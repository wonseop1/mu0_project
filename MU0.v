==> flow/design.v <==
`timescale 1ns / 1ps
module FA_16bits(reset, a, b, alufs, alu);
input reset;
input [1:0] alufs;
input [15:0] a, b;
output [15:0] alu;
wire [14:0] c;
wire aen, binv, c0;
assign aen = alufs[1];
assign binv = alufs[1:0] == 2'b11;
assign c0 = alufs[0];
FA_1bit b00(.reset(reset), .a(a[0]), .b(b[0]), .aen(aen), .binv(binv), .cin(c0), .cout(c[0]), .sum(alu[0]));
FA_1bit b01(.reset(reset), .a(a[1]), .b(b[1]), .aen(aen), .binv(binv), .cin(c[0]), .cout(c[1]), .sum(alu[1]));
FA_1bit b02(.reset(reset), .a(a[2]), .b(b[2]), .aen(aen), .binv(binv), .cin(c[1]), .cout(c[2]), .sum(alu[2]));
FA_1bit b03(.reset(reset), .a(a[3]), .b(b[3]), .aen(aen), .binv(binv), .cin(c[2]), .cout(c[3]), .sum(alu[3]));
FA_1bit b04(.reset(reset), .a(a[4]), .b(b[4]), .aen(aen), .binv(binv), .cin(c[3]), .cout(c[4]), .sum(alu[4]));
FA_1bit b05(.reset(reset), .a(a[5]), .b(b[5]), .aen(aen), .binv(binv), .cin(c[4]), .cout(c[5]), .sum(alu[5]));
FA_1bit b06(.reset(reset), .a(a[6]), .b(b[6]), .aen(aen), .binv(binv), .cin(c[5]), .cout(c[6]), .sum(alu[6]));
FA_1bit b07(.reset(reset), .a(a[7]), .b(b[7]), .aen(aen), .binv(binv), .cin(c[6]), .cout(c[7]), .sum(alu[7]));
FA_1bit b08(.reset(reset), .a(a[8]), .b(b[8]), .aen(aen), .binv(binv), .cin(c[7]), .cout(c[8]), .sum(alu[8]));
FA_1bit b09(.reset(reset), .a(a[9]), .b(b[9]), .aen(aen), .binv(binv), .cin(c[8]), .cout(c[9]), .sum(alu[9]));
FA_1bit b10(.reset(reset), .a(a[10]), .b(b[10]), .aen(aen), .binv(binv), .cin(c[9]), .cout(c[10]), .sum(alu[10]));
FA_1bit b11(.reset(reset), .a(a[11]), .b(b[11]), .aen(aen), .binv(binv), .cin(c[10]), .cout(c[11]), .sum(alu[11]));
FA_1bit b12(.reset(reset), .a(a[12]), .b(b[12]), .aen(aen), .binv(binv), .cin(c[11]), .cout(c[12]), .sum(alu[12]));
FA_1bit b13(.reset(reset), .a(a[13]), .b(b[13]), .aen(aen), .binv(binv), .cin(c[12]), .cout(c[13]), .sum(alu[13]));
FA_1bit b14(.reset(reset), .a(a[14]), .b(b[14]), .aen(aen), .binv(binv), .cin(c[13]), .cout(c[14]), .sum(alu[14]));
FA_1bit b15(.reset(reset), .a(a[15]), .b(b[15]), .aen(aen), .binv(binv), .cin(c[14]), .cout( ), .sum(alu[15]));
endmodule
`timescale 1ns / 1ps
module FA_1bit(reset, a, b, aen, binv, cin, cout, sum);
    input reset, a, b, aen, binv, cin;
    output cout, sum;
  wire x1, x2, x3, x4, x5, x6, x7, x8, x9, x10;
    assign x1 = (b & !binv) | (!b & binv);
    assign x2 = (a & aen);
    assign x3 = !(x1 & x2);
    assign x4 = !(x1 & x3);
    assign x5 = !(x2 & x3);
    assign x6 = !(x4 & x5);
    assign x7 = !(cin & x6);
    assign x8 = !(cin & x7);
    assign x9 = !(x7 & x6);
    assign x10 = !(x8 & x9);
    assign cout = !(x7 & x3);
    assign sum = (x10 & !reset);
endmodule
`timescale 1ns / 1ps
module mu0 (reset, clk, addr, data, memrq, rnw);
    input reset, clk;
    inout [15:0] data;
    output [11:0] addr;
    output memrq, rnw;
    wire [15:0] alu, ir, pc, b, acc;
    wire [1:0] alufs;
    pc_reg pc_reg(.clk(clk), .pcce(pcce), .alu(alu), .pc(pc));
    ir_reg ir_reg(.clk(clk), .irce(irce), .data(data), .ir(ir));
    mux12bit mux12(.a(ir[11:0]), .b(pc[11:0]), .s(asel), .out(addr));
    mux16bit mux16(.a(data), .b({4'b0000, addr}), .s(bsel), .out(b));
    acc_reg acc_reg(.clk(clk), .accce(accce), .alu(alu), .acc(acc), .acc15(acc15), .accz(accz));
    tri16bit tri16(.in(acc), .oe(accoe), .out(data));
    sync_rst sync_rst(.reset(reset), .clk(clk), .sreset(sreset));
    FA_16bits FA_16bits(.reset(sreset), .a(acc), .b(b), .alufs(alufs), .alu(alu));
    fsm fsm(.reset(sreset), .clk(clk), .opcode(ir[15:12]), .accz(accz), .acc15(acc15), 
    .asel(asel), .bsel(bsel), .accce(accce), .pcce(pcce), .irce(irce), 
    .accoe(accoe), .alufs(alufs), .memrq(memrq), .rnw(rnw));
endmodule
`timescale 1ns / 1ps
module acc_reg (clk, accce, alu, acc, 
acc15, accz);
    input clk, accce;
    input [15:0] alu;
    output acc15, accz;
    output [15:0] acc;
    reg [15:0] acc;
    assign acc15 = acc[15];
    assign accz = acc == 16'h0;
    always @(negedge clk) 
        if (accce) acc <= alu[15:0];
endmodule
`timescale 1ns / 1ps
module fsm (reset, clk, opcode, accz, acc15, asel, bsel, accce, pcce, irce, accoe, alufs, memrq, rnw);
input reset, clk, accz, acc15;
input [3:0] opcode;
output asel, bsel, accce, pcce, irce, accoe, memrq, rnw;
output [1:0] alufs;
reg exft;
reg [10:0] outs;  
always @(opcode or reset or exft or accz or acc15) begin
if (reset) outs = {1'b0, 1'b0, 1'b1, 1'b1, 1'b1, 1'b0, 2'bxx, 1'b1, 1'b1, 1'b0};
else begin
case (opcode)
4'b0000: begin if (!exft) outs = {1'b1, 1'b1, 1'b1, 1'b0, 1'b0, 1'b0, 2'b00, 1'b1, 1'b1, 1'b1};
else outs = {1'b0, 1'b0, 1'b0, 1'b1, 1'b1, 1'b0, 2'b01, 1'b1, 1'b1, 1'b0}; end
4'b0001: begin if (!exft) outs = {1'b1, 1'bx, 1'b0, 1'b0, 1'b0, 1'b1, 2'bxx, 1'b1, 1'b0, 1'b1};
else outs = {1'b0, 1'b0, 1'b0, 1'b1, 1'b1, 1'b0, 2'b01, 1'b1, 1'b1, 1'b0}; end
4'b0010: begin if (!exft) outs = {1'b1, 1'b1, 1'b1, 1'b0, 1'b0, 1'b0, 2'b10, 1'b1, 1'b1, 1'b1};
else outs = {1'b0, 1'b0, 1'b0, 1'b1, 1'b1, 1'b0, 2'b01, 1'b1, 1'b1, 1'b0}; end
4'b0011: begin if (!exft) outs = {1'b1, 1'b1, 1'b1, 1'b0, 1'b0, 1'b0, 2'b11, 1'b1, 1'b1, 1'b1};
else outs = {1'b0, 1'b0, 1'b0, 1'b1, 1'b1, 1'b0, 2'b01, 1'b1, 1'b1, 1'b0}; end
4'b0100: outs = {1'b1, 1'b0, 1'b0, 1'b1, 1'b1, 1'b0, 2'b01, 1'b1, 1'b1, 1'b0};
4'b0101: begin if (!acc15) outs = {1'b1, 1'b0, 1'b0, 1'b1, 1'b1, 1'b0, 2'b01, 1'b1, 1'b1, 1'b0};
else outs = {1'b0, 1'b0, 1'b0, 1'b1, 1'b1, 1'b0, 2'b01, 1'b1, 1'b1, 1'b0}; end
4'b0110: begin if (!accz) outs = {1'b1, 1'b0, 1'b0, 1'b1, 1'b1, 1'b0, 2'b01, 1'b1, 1'b1, 1'b0};
else outs = {1'b0, 1'b0, 1'b0, 1'b1, 1'b1, 1'b0, 2'b01, 1'b1, 1'b1, 1'b0}; end
4'b0111: outs = {1'b1, 1'bx, 1'b0, 1'b0, 1'b0, 1'b0, 2'bxx, 1'b0, 1'b1, 1'b0};
default : outs = {1'bx, 1'bx, 1'bx, 1'bx, 1'bx, 1'bx, 2'bxx, 1'bx, 1'bx, 1'bx};
endcase
end  
end  
assign asel = outs[10];
assign bsel = outs[9];
assign accce = outs[8];
assign pcce = outs[7];
assign irce = outs[6];
assign accoe = outs[5];
assign alufs = outs[4:3];
assign memrq = outs[2];
assign rnw = outs[1];
assign nextexft = outs[0];
always @(negedge clk or posedge reset) begin
if (reset) exft <= 1'b1;
else exft <= nextexft;
end
endmodule
`timescale 1ns / 1ps
module ir_reg (clk, irce, data, ir);
    input clk, irce;
    input [15:0] data;
    output [15:0] ir;
    reg [15:0] ir;
    always @(negedge clk)
        if (irce) ir <= data[15:0];
endmodule
`timescale 1ns / 1ps
module mux12bit (a, b, s, out);
    input s;
    input [11:0] a, b;
    output [11:0] out;
    assign out = s ? a : b;
endmodule
module mux16bit (a, b, s, out);
    input s;
    input [15:0] a, b;
    output [15:0] out;
    assign out = s ? a : b;
endmodule
module tri16bit (in, oe, out);
    input oe;
    input [15:0] in;
    output [15:0] out;
    assign out = oe ? in : 16'hz;
endmodule
`timescale 1ns / 1ps
module pc_reg (clk, pcce, alu, pc);
    input clk, pcce;
    input [15:0] alu;
    output [15:0] pc;
    reg [15:0] pc;
    always @(negedge clk)
        if (pcce) pc <= alu[15:0];
endmodule
`timescale 1ns / 1ps
module sync_rst(reset, clk, sreset);
    input reset, clk;
    output sreset;
    reg sreset, sreset1;
    always @(negedge clk)
        {sreset, sreset1} <= {sreset1, reset};
endmodule
======== Reports on mu0 ========
Tool output for the design above, in the order of the flow.
Lines are those of the file above, counted from 1.
Library cell names are shortened.
Not given: --
set-up
  design top .............................. mu0
  clock input ............................. clk
  standard-cell library ................... sky130hd
  library corner .......................... tt_025C_1v80

======== Word level ========
Yosys after proc, flatten, opt, wreduce and memory -nomap, before mapping. Enables and synchronous resets that opt folds into registers are not counted as muxes. Memory bits, and registers merged into a memory's read port (data or address), are not among the register bits. Print and check cells are not counted. Equal cells are merged and count once.
storage and ports
  bits in registers ....................... 47
  latch bits .............................. 0
  memory bits (writable) .................. 0
  memory bits (read-only) ................. 0
  clocked read ports x word width ......... 0
  memories kept ........................... 0
  input port bits ......................... 2
  output and inout bits ................... 30
  cells after elaboration ................. 411
operators by class
  add/subtract/negate cells ............... 0
  multipliers ............................. 0
  div/mod/pow operators ................... 0
  magnitude comparators ................... 0
  eq/ne operators ......................... 8
  shift-type cells ........................ 0
  muxes and demuxes ....................... 11
  bitwise logic cells ..................... 223
  reductions and logical operators ........ 163
operators by type and width
  kind                                                  number
  bitwise AND 1 bit                                     207
  logical NOT 1 bit                                     161
  case mux 11 bit (select 8 bit)                        1
  two-way mux 11 bit                                    7
  two-way mux 16 bit                                    2
  OR 1 bit                                              16
  logical NOT 16 bit                                    1
  equality test 4 x 3 -> 1 bit (second input constant)  4
  two-way mux 12 bit                                    1
  equality test 4 x 2 -> 1 bit (second input constant)  2
  equality test 4 x 1 -> 1 bit (second input constant)  1
  logical NOT 4 bit                                     1
  equality test 2 bit (second input constant)           1

======== Longest topological paths ========
Longest topological path by Yosys (ltp), each cell counted once; first at word level (registers and memories cut), then after technology mapping (sequential cells cut; the memories' decode and read muxes count).
logic depth
  depth after elaboration ................. 82
  ABC_AREA ................................ 0
  gate-level depth with buffers ........... 24
  gate-level depth less buffers ........... 22

======== Netlist ========
Source: synth_stat.txt of the flow (Yosys; design flattened, memories mapped). It holds for the ABC_AREA given above (unset counts as 0); a run with the other value may have another netlist.
cells by type
  cell       number  total area (sq um)
  edfxtp_1   44      1.32E+03
  fa_1       15      300.288
  nand2_1    36      135.13
  xnor2_1    15      131.376
  and3_1     18      112.608
  nor2b_1    17      106.352
  o211ai_1   10      75.072
  nand4_1    10      62.56
  dfxtp_1    2       40.038
  clkbuf_1   9       33.782
  mux2_4     2       30.029
  a2111oi_4  1       27.526
  dfstp_2    1       26.275
  mux2_2     2       22.522
  nand3_1    3       15.014
  nand2b_1   2       12.512
  nor4_1     2       12.512
  nor4_2     1       12.512
Not listed: further types 21, cells in them 26.
mapped netlist
  cell count .............................. 216
  cell area after synthesis ............... 2646.3 sq um
  sequential area ......................... 1387.6 sq um
  flip-flop cells ......................... 47
  buffer cells ............................ 13
By module: a second synthesis without flattening, with its own total; a netlist apart from the flattened one above.
unflattened totals
  cells (unflattened synthesis) ........... 230
  area total of the unflattened synthesis .. 2999.1 sq um
Rows give one instance, submodules left out.
modules
  module     instances  cells  area (sq um)  seq. area (sq um)
  FA_1bit    16         6      43.8          0.0
  acc_reg    1          23     525.5         480.5
  ir_reg     1          17     484.2         480.5
  pc_reg     1          17     484.2         480.5
  mux16bit   1          18     249.0         0.0
  fsm        1          25     197.7         26.3
  mux12bit   1          13     183.9         0.0
  tri16bit   1          16     120.1         0.0
  sync_rst   1          3      43.8          40.0
  FA_16bits  1          1      6.3           0.0
  mu0        1          1      3.8           0.0

==> runs of mu0 <==
Module mu0, platform sky130hd: 2 stored runs of the flow (Yosys, OpenROAD) with differing settings, in no particular order. Input and output delays are each 20% of the period that was set; the output load is 0.01 pF.

======== flow run 1 ========
==> flow/run.sh <==
#!/bin/bash
# the make line also repeats the synthesis and layout settings of config.mk as NAME=value (left out here)
make -C /OpenROAD-flow-scripts/flow DESIGN_CONFIG=/design/flow/config.mk WORK_HOME=/design/flow/orfs CLKGATE_MAP_FILE= finish
==> flow/config.mk <==
export PLATFORM = sky130hd
export DESIGN_NAME = mu0
export DESIGN_NICKNAME = mu0
export VERILOG_FILES = /design/flow/design.v
export SDC_FILE = /design/flow/constraint.sdc
export NUM_CORES = 4
export LEC_CHECK = 0
export ABC_AREA = 0
export CAP_MARGIN = 20
export CELL_PAD_IN_SITES_DETAIL_PLACEMENT = 0
export CORE_ASPECT_RATIO = 0.79
export CORE_MARGIN = 7
export CORE_UTILIZATION = 65
export CTS_CLUSTER_SIZE = 79
export MAX_ROUTING_LAYER = met5
export PLACE_DENSITY_LB_ADDON = 0.03
export SETUP_SLACK_MARGIN = 5.0
export SLEW_MARGIN = 20
==> flow/constraint.sdc <==
create_clock -name core_clock -period 33.5 [get_ports {clk}]
set_input_delay 6.7000 -clock core_clock [delete_from_list [all_inputs] [get_ports {clk}]]
set_output_delay 6.7000 -clock core_clock [all_outputs]
set_load 0.01 [all_outputs]

-------- measured, flow run 1 --------
  smallest hold slack ..................... 0.324 ns
  synthesized cell area ................... 2646.3 sq um
  total die area .......................... 6065.9 sq um
  setup total negative slack .............. 0.000 ns
  standard-cell area after layout ......... 3153.0 sq um
  worst setup slack after layout .......... 3.394 ns

======== flow run 2 ========
==> flow/run.sh <==
#!/bin/bash
# the make line also repeats the synthesis and layout settings of config.mk as NAME=value (left out here)
make -C /OpenROAD-flow-scripts/flow DESIGN_CONFIG=/design/flow/config.mk WORK_HOME=/design/flow/orfs CLKGATE_MAP_FILE= finish
==> flow/config.mk <==
export PLATFORM = sky130hd
export DESIGN_NAME = mu0
export DESIGN_NICKNAME = mu0
export VERILOG_FILES = /design/flow/design.v
export SDC_FILE = /design/flow/constraint.sdc
export NUM_CORES = 4
export LEC_CHECK = 0
export CAP_MARGIN = 20
export CELL_PAD_IN_SITES_DETAIL_PLACEMENT = 0
export CELL_PAD_IN_SITES_GLOBAL_PLACEMENT = 2
export CORE_MARGIN = 8
export CORE_UTILIZATION = 20
export CTS_CLUSTER_DIAMETER = 38
export GPL_ROUTABILITY_DRIVEN = 0
export HOLD_SLACK_MARGIN = 0.28
export MIN_ROUTING_LAYER = met1
export PLACE_DENSITY_LB_ADDON = 0.13
export SETUP_SLACK_MARGIN = 5.0
export SLEW_MARGIN = 20
export TNS_END_PERCENT = 15
==> flow/constraint.sdc <==
create_clock -name core_clock -period 45.6 [get_ports {clk}]
set_input_delay 9.1200 -clock core_clock [delete_from_list [all_inputs] [get_ports {clk}]]
set_output_delay 9.1200 -clock core_clock [all_outputs]
set_load 0.01 [all_outputs]

-------- measured, flow run 2 --------
  setup total negative slack .............. 0.000 ns
  synthesized cell area ................... 2646.3 sq um
  standard-cell area after layout ......... 3358.2 sq um
  total die area .......................... 17167.6 sq um
  worst setup slack after layout .......... 5.389 ns
  smallest hold slack ..................... 0.324 ns
